==> flow/design.v <==
typedef enum logic [2:0] {
    FETCH,
    DECODE,
    EXECUTE,
    MEM_ACCESS,
    WRITE_BACK
} State;
`timescale 1 ns / 1 ps
module Fetch (
	input clk,
	input reset,
	input [1:0] PCsrc, 
	input [31:0] PCnormal,
	input [31:0] PCj,
	input [31:0] PCbranch,
	input [31:0] PCstack,
	input FetchEnable,
	output reg [31:0] nextPC,
	output reg [31:0] instruction,
	output reg valid,
	output reg FetchDone
);
reg [31:0] IM [4:0]; 
reg counter = 1'b0;
initial begin
	IM[0]=32'b00001000010000100000000001000100; 
	IM[1]=32'b00001000010001000000000100000100; 
	IM[2]=32'b00001000000000000000000000100010; 
	IM[3]=32'b00001000010001000000000100011100; 
	IM[4]=32'b00001000010001000000011100000101; 
	FetchDone <= 1'b0;
	instruction = 32'd0;
	PCreg = 32'd0;
end
reg fetchValidReg;
reg done;
reg [31:0] PCreg;
reg [31:0] mem_address;
always @(posedge clk) begin
	if(FetchEnable == 1'b0)
		begin
			FetchDone <= 1'b0;
			instruction = 32'd0;
		end
	else begin
		if (PCsrc == 2'b00) begin
			PCreg = PCnormal;
		end
		else if (PCsrc==2'b01) begin
			PCreg = PCbranch;	
		end
		else if (PCsrc==2'b10) begin
			PCreg = PCj;	
		end
		else if (PCsrc==2'b11) begin
			PCreg = PCstack;	
		end
			mem_address <= {nextPC[31:2],2'b00};
			instruction <= IM[PCreg];
			if (instruction != 32'd0 && FetchDone != 1'b1) begin
				FetchDone <= 1'b1;
				nextPC <= PCreg + 1'b1;
				PCreg <= PCreg + 1'b1;
			end  
	end
end
endmodule
# Step by step through the tools: Fetch

Tool output for the design above, in the order of the flow.
Lines are those of the file above, counted from 1.
Operators: Yosys type, input widths -> output width; for muxes data width and select width s.
Cell names lack the library's common part.
Not given: n/a

Top module: Fetch
Clock port: clk
Library: sky130hd
Corner: tt_025C_1v80

# Word level

Source: Yosys, flattened and elaborated, memories not mapped. Widths are those after wreduce. Registers that Yosys merges into a memory's read port (data or address) are not register bits. Print and check cells do not count. Equal cells are merged and count once.
Yosys's memory passes give these memory sizes; they may raise the number of words (mostly to a power of two), join words into wider ones and drop unused or constant bits.

Flip-flop bits (word level): 97
Input bits: 133
Clocked read ports x word width: 13
Memory cells: 1
Word-level cells: 21
ROM bits: 65

Memories:

| memory | words | width | rd ports | wr ports | RTL line | source |
| IM     | 5     | 13    | 1        | 0        | 23       | `reg [31:0] IM [4:0];` |

Add/subtract/negate cells: 1
Muxes and demuxes: 6
Reductions and logical operators: 5
Equal/unequal tests: 3
Bitwise gates (word level): 1

Operator list:

| cell                  | number |
| $mux 32               | 6 |
| $add 32x1->32 const B | 1 |
| $reduce_bool 32->1    | 1 |
| $eq 2x2->1 const B    | 2 |
| $eq 2x1->1 const B    | 1 |
| $logic_not 2->1       | 1 |
| $reduce_and 2->1      | 1 |
| $logic_and 1x1->1     | 1 |
| $not 1->1             | 1 |
| $logic_not 1->1       | 1 |

# Depth

Yosys ltp: most cells in a row. Word level: on the elaborated netlist, between registers, memories and ports. Mapped: between sequential cells and ports; inverters and the memories' decode and read muxes count.

Depth in word-level cells: 8
ABC_AREA: 0
Gate-level depth with buffers: 11

# Mapped cells and area

Yosys stat after the flow's synthesis: flattened, memories mapped to cells. It holds for the ABC_AREA given above (unset counts as 0); a run with the other value may have another netlist.

Synthesis area: 3,071.7 sq um
Flip-flop cells: 40
Buffer cells: 38
Cell count: 239

Cell types:

| type     | number |
| edfxtp_1 | 32 |
| mux4_1   | 16 |
| mux4_2   | 17 |
| buf_4    | 28 |
| xnor2_1  | 20 |
| dfxtp_1  | 8 |
| xor2_1   | 10 |
| nand2_1  | 20 |
| buf_6    | 5 |
| nand3_1  | 11 |
| nor2_1   | 13 |
| buf_12   | 2 |
| inv_1    | 9 |
| nor3_4   | 2 |
| nand3_2  | 3 |
| and2_1   | 4 |
| ha_1     | 2 |
| mux2i_1  | 2 |

Other cell types: 22; their cells: 35.

# Worst setup path after synthesis

Source: OpenSTA report_checks on the synthesized netlist (no wires, ideal clock, input and output delay 20% of the period each), path of least setup slack; recovery checks are left aside. Register names are those of the netlist, which keeps one name where synthesis merged equal registers.

Path kind: input to register
Start: input port PCsrc[0]
End: register nextPC[26]
Delay of the path: 2.165 ns
Time at the first pin: 1.072 ns
Arrival time: 2.979 ns
Path buffers: 3
Clock period: 5.36 ns
Setup time: 0.258 ns
Required time: 5.102 ns
Stages on the path: 11
Setup slack: 2.123 ns
Synthesis period reached: 3.237 ns

"delay of the path" = arrival - input delay + setup time.
"stages on the path" counts driving pins, that of a launching flip-flop among them; a cell with two outputs on the path counts twice.
"synthesis period reached" = period - worst setup slack (recovery checks aside). The figure is calculated, with input and output delays left at 20% of the set period.
The rows between start and end are the longest chain of elaborated cells between them; the timing report does not say that the signal goes this way. Where chains are equally long, one stands for them.
Each line given opens the expression or statement behind the cell; cells for indexed reads and writes are added by Yosys, which also makes memories of some case tables.

Path through: buf_6 -> buf_12 -> mux4_1 -> buf_4 -> ha_1 -> nand2b_1 -> o22a_1 -> nor2_2 -> and3_4 -> and2b_1 -> xnor2_1
Cells in the longest elaborated chain: 7
Elaborated cells on any way between the ends: 10
Classes of those cells: add/sub: 1; eq/ne: 3; mux: 5; reduce/logical: 1

RTL lines, path post-synthesis:

| item            | RTL line | source |
| start, declared | 12       | `input [1:0] PCsrc,` |
| $eq 2x2->1      | 55       | `else if (PCsrc==2'b11) begin` |
| $mux 32         | 55       |  |
| $mux 32         | 52       | `else if (PCsrc==2'b10) begin` |
| $mux 32         | 49       | `else if (PCsrc==2'b01) begin` |
| $mux 32         | 46       | `if (PCsrc == 2'b00) begin` |
| $mux 32         | 40       | `if(FetchEnable == 1'b0)` |
| $add 32x1->32   | 62       | `nextPC <= PCreg + 1'b1;` |
| end, assigned   | 62       |  |
| end, declared   | 18       | `output reg [31:0] nextPC,` |

# Timing after layout

From the final timing report of flow run 1: the path of least setup slack in the routed layout; clock arrival at registers is part of the times.

Path kind: input to register
Start: input port PCbranch[1]
End: register nextPC[26]
Clock period: 1.84 ns
Time at the first pin: 0.37 ns
Arrival time: 1.98 ns
Setup slack: -0.09 ns
Required time: 1.89 ns
Setup time: 0.24 ns
Path buffers: 1
Stages on the path: 9

The rows between start and end are the longest chain of elaborated cells between them; the timing report does not say that the signal goes this way. Where chains are equally long, one stands for them.

Path through: clkdlybuf4s15_1 -> mux4_2 -> ha_4 -> nand2b_1 -> o22a_1 -> nor2_4 -> and3_4 -> and2b_1 -> xnor2_1
Cells in the longest elaborated chain: 4
Elaborated cells on any way between the ends: 4
Classes of those cells: add/sub: 1; mux: 3

RTL lines, path post-layout:

| item            | RTL line | source |
| start, declared | 15       | `input [31:0] PCbranch,` |
| $mux 32         | 49       | `else if (PCsrc==2'b01) begin` |
| $mux 32         | 46       | `if (PCsrc == 2'b00) begin` |
| $mux 32         | 40       | `if(FetchEnable == 1'b0)` |
| $add 32x1->32   | 62       | `nextPC <= PCreg + 1'b1;` |
| end, assigned   | 62       |  |
| end, declared   | 18       | `output reg [31:0] nextPC,` |

2 stored runs of Fetch in the flow (synthesis by Yosys, layout by OpenROAD, sky130hd cells), in arbitrary order. Constraints: input delay and output delay 20% of the set period each, output load 0.01 pF.
"period reached" = clock period - worst setup slack. The figure is calculated, with input and output delays left at 20% of the set period.
"worst setup path time": the worst setup path's part of the clock period (all of it between registers, 20% less for each end at a port) less its slack. A launch clock that arrives late makes it longer, a capture clock that arrives late makes it shorter.
"total power after layout": no workload was simulated; the value follows from the tool's default switching activity.

## Flow run 1

==> flow/run.sh <==
#!/bin/bash
# the make line also repeats the synthesis and layout settings of config.mk as NAME=value (left out here)
make -C /OpenROAD-flow-scripts/flow DESIGN_CONFIG=/design/flow/config.mk WORK_HOME=/design/flow/orfs CLKGATE_MAP_FILE= finish
==> flow/config.mk <==
export PLATFORM = sky130hd
export DESIGN_NAME = Fetch
export DESIGN_NICKNAME = Fetch
export VERILOG_FILES = /design/flow/design.v
export SDC_FILE = /design/flow/constraint.sdc
export NUM_CORES = 4
export LEC_CHECK = 0
export CAP_MARGIN = 20
export CORE_MARGIN = 2
export CORE_UTILIZATION = 31
export CTS_CLUSTER_SIZE = 83
export MAX_ROUTING_LAYER = met5
export MIN_ROUTING_LAYER = met1
export PLACE_DENSITY = 0.62
export SLEW_MARGIN = 5
==> flow/constraint.sdc <==
create_clock -name core_clock -period 1.84 [get_ports {clk}]
set_input_delay 0.3680 -clock core_clock [delete_from_list [all_inputs] [get_ports {clk}]]
set_output_delay 0.3680 -clock core_clock [all_outputs]
set_load 0.01 [all_outputs]

| result of flow run 1 | value |
|---|---|
| total power after layout | 2,698 µW |
| utilization | 55.6% |
| lowest hold slack | 0.509 ns |
| chip area after synthesis (Yosys) | 3,071.7 sq um |
| period reached | 1.927 ns |
| total negative slack | -0.522 ns |
| worst setup path time | 1.56 ns |
| class of the worst setup path | input to register |
| setup slack of the worst path | -0.087 ns |
| std-cell area (final layout) | 5,380.2 sq um |
| die footprint | 10,720.5 sq um |

## Flow run 2

==> flow/run.sh <==
#!/bin/bash
# the make line also repeats the synthesis and layout settings of config.mk as NAME=value (left out here)
make -C /OpenROAD-flow-scripts/flow DESIGN_CONFIG=/design/flow/config.mk WORK_HOME=/design/flow/orfs CLKGATE_MAP_FILE= finish
==> flow/config.mk <==
export PLATFORM = sky130hd
export DESIGN_NAME = Fetch
export DESIGN_NICKNAME = Fetch
export VERILOG_FILES = /design/flow/design.v
export SDC_FILE = /design/flow/constraint.sdc
export NUM_CORES = 4
export LEC_CHECK = 0
export CAP_MARGIN = 20
export CELL_PAD_IN_SITES_DETAIL_PLACEMENT = 1
export CORE_MARGIN = 2
export CORE_UTILIZATION = 41
export CTS_CLUSTER_DIAMETER = 216
export MAX_ROUTING_LAYER = met5
export MIN_ROUTING_LAYER = met2
export PLACE_DENSITY_LB_ADDON = 0.08
export SETUP_SLACK_MARGIN = -0.04
export SLEW_MARGIN = 20
==> flow/constraint.sdc <==
create_clock -name core_clock -period 3.06 [get_ports {clk}]
set_input_delay 0.6120 -clock core_clock [delete_from_list [all_inputs] [get_ports {clk}]]
set_output_delay 0.6120 -clock core_clock [all_outputs]
set_load 0.01 [all_outputs]

| result of flow run 2 | value |
|---|---|
| total power after layout | 1,575 µW |
| utilization | 67.2% |
| lowest hold slack | 0.510 ns |
| chip area after synthesis (Yosys) | 3,071.7 sq um |
| period reached | 2.717 ns |
| total negative slack | 0.000 ns |
| worst setup path time | 2.11 ns |
| class of the worst setup path | input to register |
| setup slack of the worst path | 0.343 ns |
| std-cell area (final layout) | 4,873.4 sq um |
| die footprint | 8,200.2 sq um |
