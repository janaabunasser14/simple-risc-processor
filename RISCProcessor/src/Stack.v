==> flow/design.v <==
typedef enum logic [2:0] {
    FETCH,
    DECODE,
    EXECUTE,
    MEM_ACCESS,
    WRITE_BACK
} State;
module Stack(
  input clk,
  input write,
  input read,
  input [31:0] data_in,
  output reg [31:0] data_out
);
  reg [31:0] stack [0:31];
  reg [4:0] top = 5'b00000;
  always @(posedge clk) begin
    if (write) begin
      if (top < 31) begin
        stack[top] = data_in;
		top = top + 5'b00001;
      end
    end
    else if (read) begin
      if (top > 5'b00000) begin
		top = top - 1;
        data_out = stack[top];
      end
    end
  end
endmodule
# Reports on Stack
# What the tools print for Stack, step after step.
# Line numbers count from 1 in the design file above.
# Operators carry their Yosys type and port widths (W data, S select, Z words).
# Library cell names are shortened.
# The mark -- stands for no value.
[setup]
design = "Stack"
clock_port = "clk"
cell_library = "sky130hd"
lib_corner = "tt_025C_1v80"

# Word level
# Yosys after proc, flatten, opt, wreduce and memory -nomap, before mapping. Print and check cells are not counted. Equal cells are merged and count once.
[bits]
register_bits = 1061
latchBits = 0
ram_bits = 0
rom_bits = 0
clocked_rd_ports_x_width = 0
memories = 0
input_bits = 35
wordCells = 241
[classes]
n_addsub = 2
n_mul = 0
div = 0
n_cmp = 2
equal = 63
n_shift = 0
muxes = 37
logic = 33
reduce_logical = 70
[op_table]
columns = ["op", "n"]
rows = [
  ["$pmux W32 S32", 1],
  ["$mux W32", 32],
  ["$reduce_or A31 Y1", 32],
  ["$eq A5 B5 Y1 const B", 32],
  ["$reduce_and A3 Y1", 34],
  ["$eq A5 B4 Y1 const B", 16],
  ["$eq A5 B3 Y1 const B", 8],
  ["$not A1 Y1", 33],
  ["$eq A5 B2 Y1 const B", 4],
  ["$mux W5", 4],
  ["$eq A5 B1 Y1 const B", 2],
  ["$logic_not A5 Y1", 2],
  ["$add A5 B1 Y5 const B", 1],
  ["$sub A5 B1 Y5 const B", 1],
  ["$gt A5 B1 Y1 const B", 1],
  ["$lt A5 B5 Y1 const B", 1],
  ["$reduce_bool A2 Y1", 2],
  ["$ne A2 B1 Y1 const B", 1],
]

# Logic depth
# Yosys ltp: most cells in a row. Word level: on the elaborated netlist, between registers, memories and ports. Mapped: between sequential cells and ports; inverters and the memories' decode and read muxes count.
[logic_depth]
ltp_word = 4
abc_area = 0
depth_mapped = 13
mapped_depth_nobuf = 9

# After synthesis
# The flow's flattened synthesis, as Yosys stat reports it; memories are mapped. The netlist is that of the ABC_AREA named above (0 if unset); the other value can give another one.
[by_type]
columns = ["cell", "n", "type_area_um2"]
rows = [
  ["edfxtp_1", 1061, 3.19E+04],
  ["a22oi_1", 153, 1.15E+03],
  ["a222oi_1", 80, 800.768],
  ["a221oi_1", 63, 551.779],
  ["a22o_1", 61, 534.262],
  ["a21oi_1", 97, 485.466],
  ["nand3_1", 85, 425.408],
  ["clkbuf_1", 113, 424.157],
  ["nand2_1", 108, 405.389],
  ["a31oi_1", 46, 287.776],
  ["o21ai_0", 52, 260.25],
  ["o22ai_1", 41, 256.496],
  ["mux2i_1", 25, 250.24],
  ["nor2_1", 64, 240.23],
  ["nor3_1", 38, 190.182],
  ["a32oi_1", 20, 175.168],
  ["a32o_1", 16, 160.154],
  ["buf_2", 32, 160.154],
]
# Not listed: further types 55, cells in them 269.
[mapped]
cell_count = 2424
mapped_area_um2 = 40670.3
ff_cells = 1061
n_buf = 182

# Path before layout
# Source: OpenSTA report_checks on the synthesized netlist (no wires, ideal clock, input and output delay 20% of the period each), path of least setup slack; recovery checks are left aside. Register names are those of the netlist, which keeps one name where synthesis merged equal registers.
[synth_path]
path_kind = "input -> register"
startpoint = "input port write"
endpoint = "register stack[9][0]"
period_ns = 9.62
in_delay_ns = 1.924
setup_time_ns = 0.470
t_arrival_ns = 5.716
t_required_ns = 9.150
slack_ns = 3.434
delay_ns = 4.262
stages = 6
n_path_buf = 1
synth_period_reached_ns = 6.186
# "delay_ns" = arrival - input delay + setup time.
# "stages": output pins that drive a net of the path, with the launching flip-flop's if there is one; two outputs of one cell count as two.
# "synth_period_reached_ns" = period - worst setup slack (recovery checks aside). The figure is calculated, with input and output delays left at 20% of the set period.
# The rows between start and end are the longest chain of elaborated cells between them; the timing report does not say that the signal goes this way. Where chains are equally long, one stands for them.
# A line is the first line of the expression or statement that the cell stems from. Yosys adds cells for indexed reads and writes and turns some case tables into memories.
[synth_between]
path_cell_list = "clkbuf_1 > o21ai_0 > a2111oi_0 > a21boi_0 > nand2b_1 > a211oi_1"
elab_chain_cells = 1
[synth_rtl]
columns = ["element", "line", "source"]
rows = [
  ["from (decl)", 10, "input write,"],
  ["$reduce_and A3 Y1", "--", ""],
  ["to (assign)", 20, "stack[top] = data_in;"],
  ["to (decl)", 15, "reg [31:0] stack [0:31];"],
]

# Path in the finished layout
# Path of least setup slack in the final report of flow run 1 (OpenROAD, finished layout, wires in). Where an end is a register, its clock arrival counts in the times.
[layout_path]
path_kind = "register -> register"
startpoint = "register top[0]"
endpoint = "register stack[27][31]"
period_ns = 7.64
setup_time_ns = 0.31
t_arrival_ns = 6.16
t_required_ns = 7.98
slack_ns = 1.82
stages = 12
n_path_buf = 2
# The rows between start and end are the longest chain of elaborated cells between them; the timing report does not say that the signal goes this way. Where chains are equally long, one stands for them.
# Only ways into the end's enable, where the timed path ends, are counted here.
[layout_between]
path_cell_list = "edfxtp_1 > inv_1 > ha_4 > inv_1 > buf_4 > nand3_1 > and3_1 > or2_2 > nor4_1 > nand3_1 > nor2_4 > buf_4"
elab_chain_cells = 4
[layout_rtl]
columns = ["element", "line", "source"]
rows = [
  ["from (decl)", 16, "reg [4:0] top = 5'b00000;"],
  ["from (assign)", 21, "top = top + 5'b00001;"],
  ["from (assign)", 26, "top = top - 1;"],
  ["$eq A5 B5 Y1", 20, "stack[top] = data_in;"],
  ["$reduce_or A31 Y1", "--", ""],
  ["$not A1 Y1", "--", ""],
  ["$reduce_and A3 Y1", "--", ""],
  ["to (assign)", 20, ""],
  ["to (decl)", 15, "reg [31:0] stack [0:31];"],
]

Top module Stack; platform sky130hd; tools Yosys and OpenROAD; 2 stored runs in no particular order. Input and output delays are each 20% of the period that was set; the output load is 0.01 pF.
"period_less_ws_ns": clock period set for the run, less the worst setup slack. It is reckoned from that one timing run; input and output delays stay at 20% of the period that was set.
"worst_setup_path_time_ns" = time allowed to the worst setup path (clock period - input delay - output delay, where it has them) - its slack; a late launch clock adds to it, a late capture clock takes from it.
By "power_uw" is meant OpenSTA's value without simulated activity: inputs other than the clock are taken to toggle once in ten clock periods, and the tool carries that through the logic.

# flow run 1
==> flow/run.sh <==
#!/bin/bash
# the make line also repeats the synthesis and layout settings of config.mk as NAME=value (left out here)
make -C /OpenROAD-flow-scripts/flow DESIGN_CONFIG=/design/flow/config.mk WORK_HOME=/design/flow/orfs CLKGATE_MAP_FILE= finish
==> flow/config.mk <==
export PLATFORM = sky130hd
export DESIGN_NAME = Stack
export DESIGN_NICKNAME = Stack
export VERILOG_FILES = /design/flow/design.v
export SDC_FILE = /design/flow/constraint.sdc
export NUM_CORES = 4
export LEC_CHECK = 0
export CAP_MARGIN = 20
export CORE_MARGIN = 2
export CORE_UTILIZATION = 40
export SLEW_MARGIN = 20
==> flow/constraint.sdc <==
create_clock -name core_clock -period 7.64 [get_ports {clk}]
set_input_delay 1.5280 -clock core_clock [delete_from_list [all_inputs] [get_ports {clk}]]
set_output_delay 1.5280 -clock core_clock [all_outputs]
set_load 0.01 [all_outputs]

==> flow run 1: results <==
die_area_um2=104242.0
hold_worst_slack_ns=0.549
timing.setup.ws_ns=1.819
period_less_ws_ns=5.821
synth_chip_area_um2=40670.3
final_cell_area_um2=47257.8
fin_util_pct=47.1
power_uw=23183
total_negative_slack_ns=0.000
worst_setup_path_time_ns=5.82
timing.worst_path_kind="register -> register"

# flow run 2
==> flow/run.sh <==
#!/bin/bash
# the make line also repeats the synthesis and layout settings of config.mk as NAME=value (left out here)
make -C /OpenROAD-flow-scripts/flow DESIGN_CONFIG=/design/flow/config.mk WORK_HOME=/design/flow/orfs CLKGATE_MAP_FILE= finish
==> flow/config.mk <==
export PLATFORM = sky130hd
export DESIGN_NAME = Stack
export DESIGN_NICKNAME = Stack
export VERILOG_FILES = /design/flow/design.v
export SDC_FILE = /design/flow/constraint.sdc
export NUM_CORES = 4
export LEC_CHECK = 0
export ABC_AREA = 0
export CAP_MARGIN = 20
export CELL_PAD_IN_SITES_GLOBAL_PLACEMENT = 0
export CORE_ASPECT_RATIO = 0.67
export CORE_MARGIN = 4
export CORE_UTILIZATION = 48
export MIN_ROUTING_LAYER = met1
export PLACE_DENSITY_LB_ADDON = 0.17
export SETUP_SLACK_MARGIN = 0.06
export SLEW_MARGIN = 20
==> flow/constraint.sdc <==
create_clock -name core_clock -period 3.43 [get_ports {clk}]
set_input_delay 0.6860 -clock core_clock [delete_from_list [all_inputs] [get_ports {clk}]]
set_output_delay 0.6860 -clock core_clock [all_outputs]
set_load 0.01 [all_outputs]

==> flow run 2: results <==
die_area_um2=89543.8
hold_worst_slack_ns=0.546
timing.setup.ws_ns=0.163
period_less_ws_ns=3.267
synth_chip_area_um2=40670.3
final_cell_area_um2=49638.9
fin_util_pct=59.1
power_uw=56157
total_negative_slack_ns=0.000
worst_setup_path_time_ns=3.27
timing.worst_path_kind="register -> register"
