==> flow/design.v <==
typedef enum logic [2:0] {
    FETCH,
    DECODE,
    EXECUTE,
    MEM_ACCESS,
    WRITE_BACK
} State;
module ALU (
  input wire clk,
  input wire reset,
  input wire [3:0] ALUop,
  input wire [31:0] rs1,
  input wire [31:0] rs2,
  input wire [13:0] imm,
  input wire [4:0] SA,
  input wire ALUEnable,
  output wire [31:0] result,
  output wire zero
);
  reg [31:0] reg_rd;
  reg zero_reg;
  always @(posedge clk or posedge reset) begin
    if (reset) begin
      reg_rd <= 0;
      zero_reg <= 0;
    end 
  else 
	begin
		if(ALUEnable == 1'b1) begin
      case (ALUop)
        4'b0000:  
          reg_rd <= rs1 & rs2;
        4'b0001:  
			begin
		     	reg_rd <= rs1 + rs2;
			end		
        4'b0010:  
			begin
		          reg_rd <= rs1 - rs2;
			end	 
        4'b0011:  
	          zero_reg <= (rs1 < rs2);
        4'b0100:  
        		reg_rd <= rs1 & { {18{imm[13]}}, imm };  
        4'b0101:  
			begin
		          reg_rd <= rs1 + { {18{imm[13]}}, imm };  
			end	 
        4'b0110:  
          	reg_rd <= rs1 + imm;
        4'b0111:  
          	reg_rd <= rs1 + imm;
        4'b1000:  
			begin
		          zero_reg <= (rs1 == rs2);
			end
        4'b1011:  
         	reg_rd <= rs1 <<< SA;
        4'b1100:  
          	reg_rd <= rs1 >>> SA;
        4'b1101:  
         	reg_rd <= rs1 <<< rs2;
        4'b1110:  
        		reg_rd <= rs1 >>> rs2;
        default:   
		  begin
          	reg_rd <= 0;
		  end	 
      endcase 
      zero_reg <= (reg_rd == 0);
    end	 
  end
  end
  assign result = reg_rd;
  assign zero = zero_reg;
endmodule
# Reports on ALU
# Tool output for the design above, in the order of the flow.
# Lines are those of the file above, counted from 1.
# Library cell names are shortened.
# The mark -- stands for no value.
# design
top_module,ALU
clk_port,clk
lib,sky130hd
lib_corner,tt_025C_1v80

# After elaboration
# Counts by Yosys on the flattened word-level netlist (proc, flatten, opt, wreduce; memories kept). Register bits leave out memories and registers merged into their read ports (data or address). Print and check cells are left out.
# bits
register_bits,33
input_bits,90
output_inout_bits,33
word_cells,31
# classes
add_sub_neg,4
equal,12
shifts,4
muxes,1
n_logic,3
n_reduce_logical,5
# op_table
cell,count
parallel mux 32 bit (select 11 bit),1
adder 32 bit,2
AND 32 bit,2
adder 32 x 14 -> 32 bit,1
subtractor 32 bit,1
<<< shifter 32 x 32 -> 32 bit,1
>>> shifter 32 x 32 -> 32 bit,1
<<< shifter 32 x 5 -> 32 bit,1
>>> shifter 32 x 5 -> 32 bit,1
logical NOT 32 bit,1
equality test 4 bit with constant B,5
equality test 4 x 3 -> 1 bit with constant B,4
equality test 4 x 2 -> 1 bit with constant B,2
OR reduction 2 bit,2
equality test 4 x 1 -> 1 bit with constant B,1
logical NOT 4 bit,1
AND reduction 2 bit,1
inverter 1 bit,1

# Depth
# Longest topological path by Yosys (ltp), each cell counted once; first at word level (registers and memories cut), then after technology mapping (sequential cells cut; the memories' decode and read muxes count).
# logic_depth
depth_word,4
ABC_AREA,0
ltp_mapped,20
depth_no_buf,19

# Synthesis result
# Yosys stat after the flow's synthesis: flattened, memories mapped to cells. It holds for the ABC_AREA given above (unset counts as 0); a run with the other value may have another netlist.
# mapped
stdcells,1235
mapped_area_um2,8748.4
seqArea_um2,825.8
ff_cells,33
buffers,87
# by_type
cell,count,type_area_um2
mux2i_1,114,1.14E+03
dfrtp_1,33,825.792
nand2_1,144,540.518
a21oi_1,97,485.466
ha_1,37,462.944
o21ai_0,84,420.403
nor2_1,104,390.374
mux2_2,23,258.998
o211ai_1,31,232.723
nand3_1,42,210.202
clkbuf_1,53,198.941
a211oi_1,26,195.187
xnor2_1,21,183.926
nor3_1,33,165.158
a31oi_1,25,156.4
nor4_1,24,150.144
o221ai_1,16,140.134
a22oi_1,18,135.13
# Other cell types: 61; their cells: 310.

# Path before layout
# Source: OpenSTA report_checks on the synthesized netlist (no wires, ideal clock, input and output delay 20% of the period each), path of least setup slack; recovery checks are left aside. Register names are those of the netlist, which keeps one name where synthesis merged equal registers.
# synth_path
kind,input -> register
startpoint,input port rs2[0]
endpoint,register reg_rd[23]
period_ps,5820
input_delay_ps,1164
setup_ps,124
t_first_pin_ps,1164
arrival_ps,5269
required_ps,5696
slack_ps,427
delay_ps,4229
driving_pins,19
n_path_buf,2
synth_period_reached_ps,5393
# "delay_ps" = arrival - input delay + setup time.
# "driving_pins": output pins that drive a net of the path, with the launching flip-flop's if there is one; two outputs of one cell count as two.
# "synth_period_reached_ps" = period - worst setup slack (recovery checks aside). The figure is calculated, with input and output delays left at 20% of the set period.
# The rows between start and end are the longest chain of elaborated cells between them; the timing report does not say that the signal goes this way. Where chains are equally long, one stands for them.
# A line is the first line of the expression or statement that the cell stems from. Yosys adds cells for indexed reads and writes and turns some case tables into memories.
# A register here has more assigning lines than the two given.
# synth_via
path_cell_list,buf_4 inv_1 ha_1 nor3b_1 nand3_1 or3_1 or3_1 nor3b_1 a221o_1 ha_1 clkbuf_1 a211oi_1 o21bai_1 o31a_1 or2_2 o2111ai_1 nand3b_1 nor3b_1 a211o_1
elab_chain_len,2
cone_cells,5
lines_between,5
cone_classes,2 x add/sub; 2 x shift; 1 x mux
# synth_rtl
element,line,text
start: declaration,13,"input wire [31:0] rs2,"
subtractor 32 bit,39,reg_rd <= rs1 - rs2;
parallel mux 32 bit (select 11 bit),30,case (ALUop)
end: assignment,32,reg_rd <= rs1 & rs2;
end: assignment,35,reg_rd <= rs1 + rs2;
end: declaration,20,reg [31:0] reg_rd;

# Path in the finished layout
# From the final timing report of flow run A: the path of least setup slack in the routed layout; clock arrival at registers is part of the times.
# The report prints the path's times to 10 ps; the period is as set.
# layout_path
kind,input -> register
startpoint,input port rs2[1]
endpoint,register reg_rd[28]
period_ps,5560
input_delay_ps,1110
setup_ps,60
t_first_pin_ps,1110
arrival_ps,5450
required_ps,5770
slack_ps,320
driving_pins,20
n_path_buf,3
# The rows between start and end are the longest chain of elaborated cells between them; the timing report does not say that the signal goes this way. Where chains are equally long, one stands for them.
# A register here has more assigning lines than the two given.
# layout_via
path_cell_list,clkdlybuf4s50_1 inv_1 ha_1 nor3b_1 buf_4 nand3_1 or3_1 or3_4 nor3b_1 a221o_1 ha_1 a211oi_2 o211ai_1 a21oi_1 o311ai_1 buf_4 nand3_1 a21oi_1 or4b_2 nand3_1
elab_chain_len,2
cone_cells,5
lines_between,5
cone_classes,2 x add/sub; 2 x shift; 1 x mux
# layout_rtl
element,line,text
start: declaration,13,"input wire [31:0] rs2,"
subtractor 32 bit,39,reg_rd <= rs1 - rs2;
parallel mux 32 bit (select 11 bit),30,case (ALUop)
end: assignment,32,reg_rd <= rs1 & rs2;
end: assignment,35,reg_rd <= rs1 + rs2;
end: declaration,20,reg [31:0] reg_rd;

# Module ALU, platform sky130hd: 2 stored runs of the flow (Yosys, OpenROAD) with differing settings, in no particular order. Input and output delays are each 20% of the period that was set; the output load is 0.01 pF.
# "achieved_period_ps" is the run's clock period less its worst setup slack. It is reckoned from that one timing run; input and output delays stay at 20% of the period that was set.
# "timing.worst_path_ps" is the time allowed to the run's worst setup path (the clock period less input and output delay, where it has them) less its slack. Clock arrival times count: a late capture clock shortens it, a late launch clock lengthens it.
# "final_power_w" rests on the timing tool's default activity at the inputs, not on a simulated workload.
# "timing.worst_path_ps" is known to 10 ps.
# A setting shown as . is not set for that run.
# Among the results, . means that no value is shown for the run.
setting or result,flow run A,flow run B
period_ns,5.56,8.27
CORE_UTILIZATION,35,69
CAP_MARGIN,20,15
CORE_MARGIN,2,10
SLEW_MARGIN,20,20
PLACE_DENSITY_LB_ADDON,.,0.07
HOLD_SLACK_MARGIN,.,0.06
CORE_ASPECT_RATIO,.,1.91
TNS_END_PERCENT,.,35
CTS_CLUSTER_DIAMETER,.,321
MIN_ROUTING_LAYER,.,met2
MAX_ROUTING_LAYER,.,met4
timing.worst_path_ps,4130,.
critical_path_type,input -> register,.
ws_hold_ps,524,.
finish.stdcell_area_um2,11518.5,.
final_power_w,0.001917,.
util_pct,47.1,.
achieved_period_ps,5244,.
die_um2,26276.4,.
timing.setup.ws_ps,316,.
ys_area_um2,8748.4,.
fin_tns_ps,0,.
# Flow run B: did not finish, routing stopped with GRT-0116
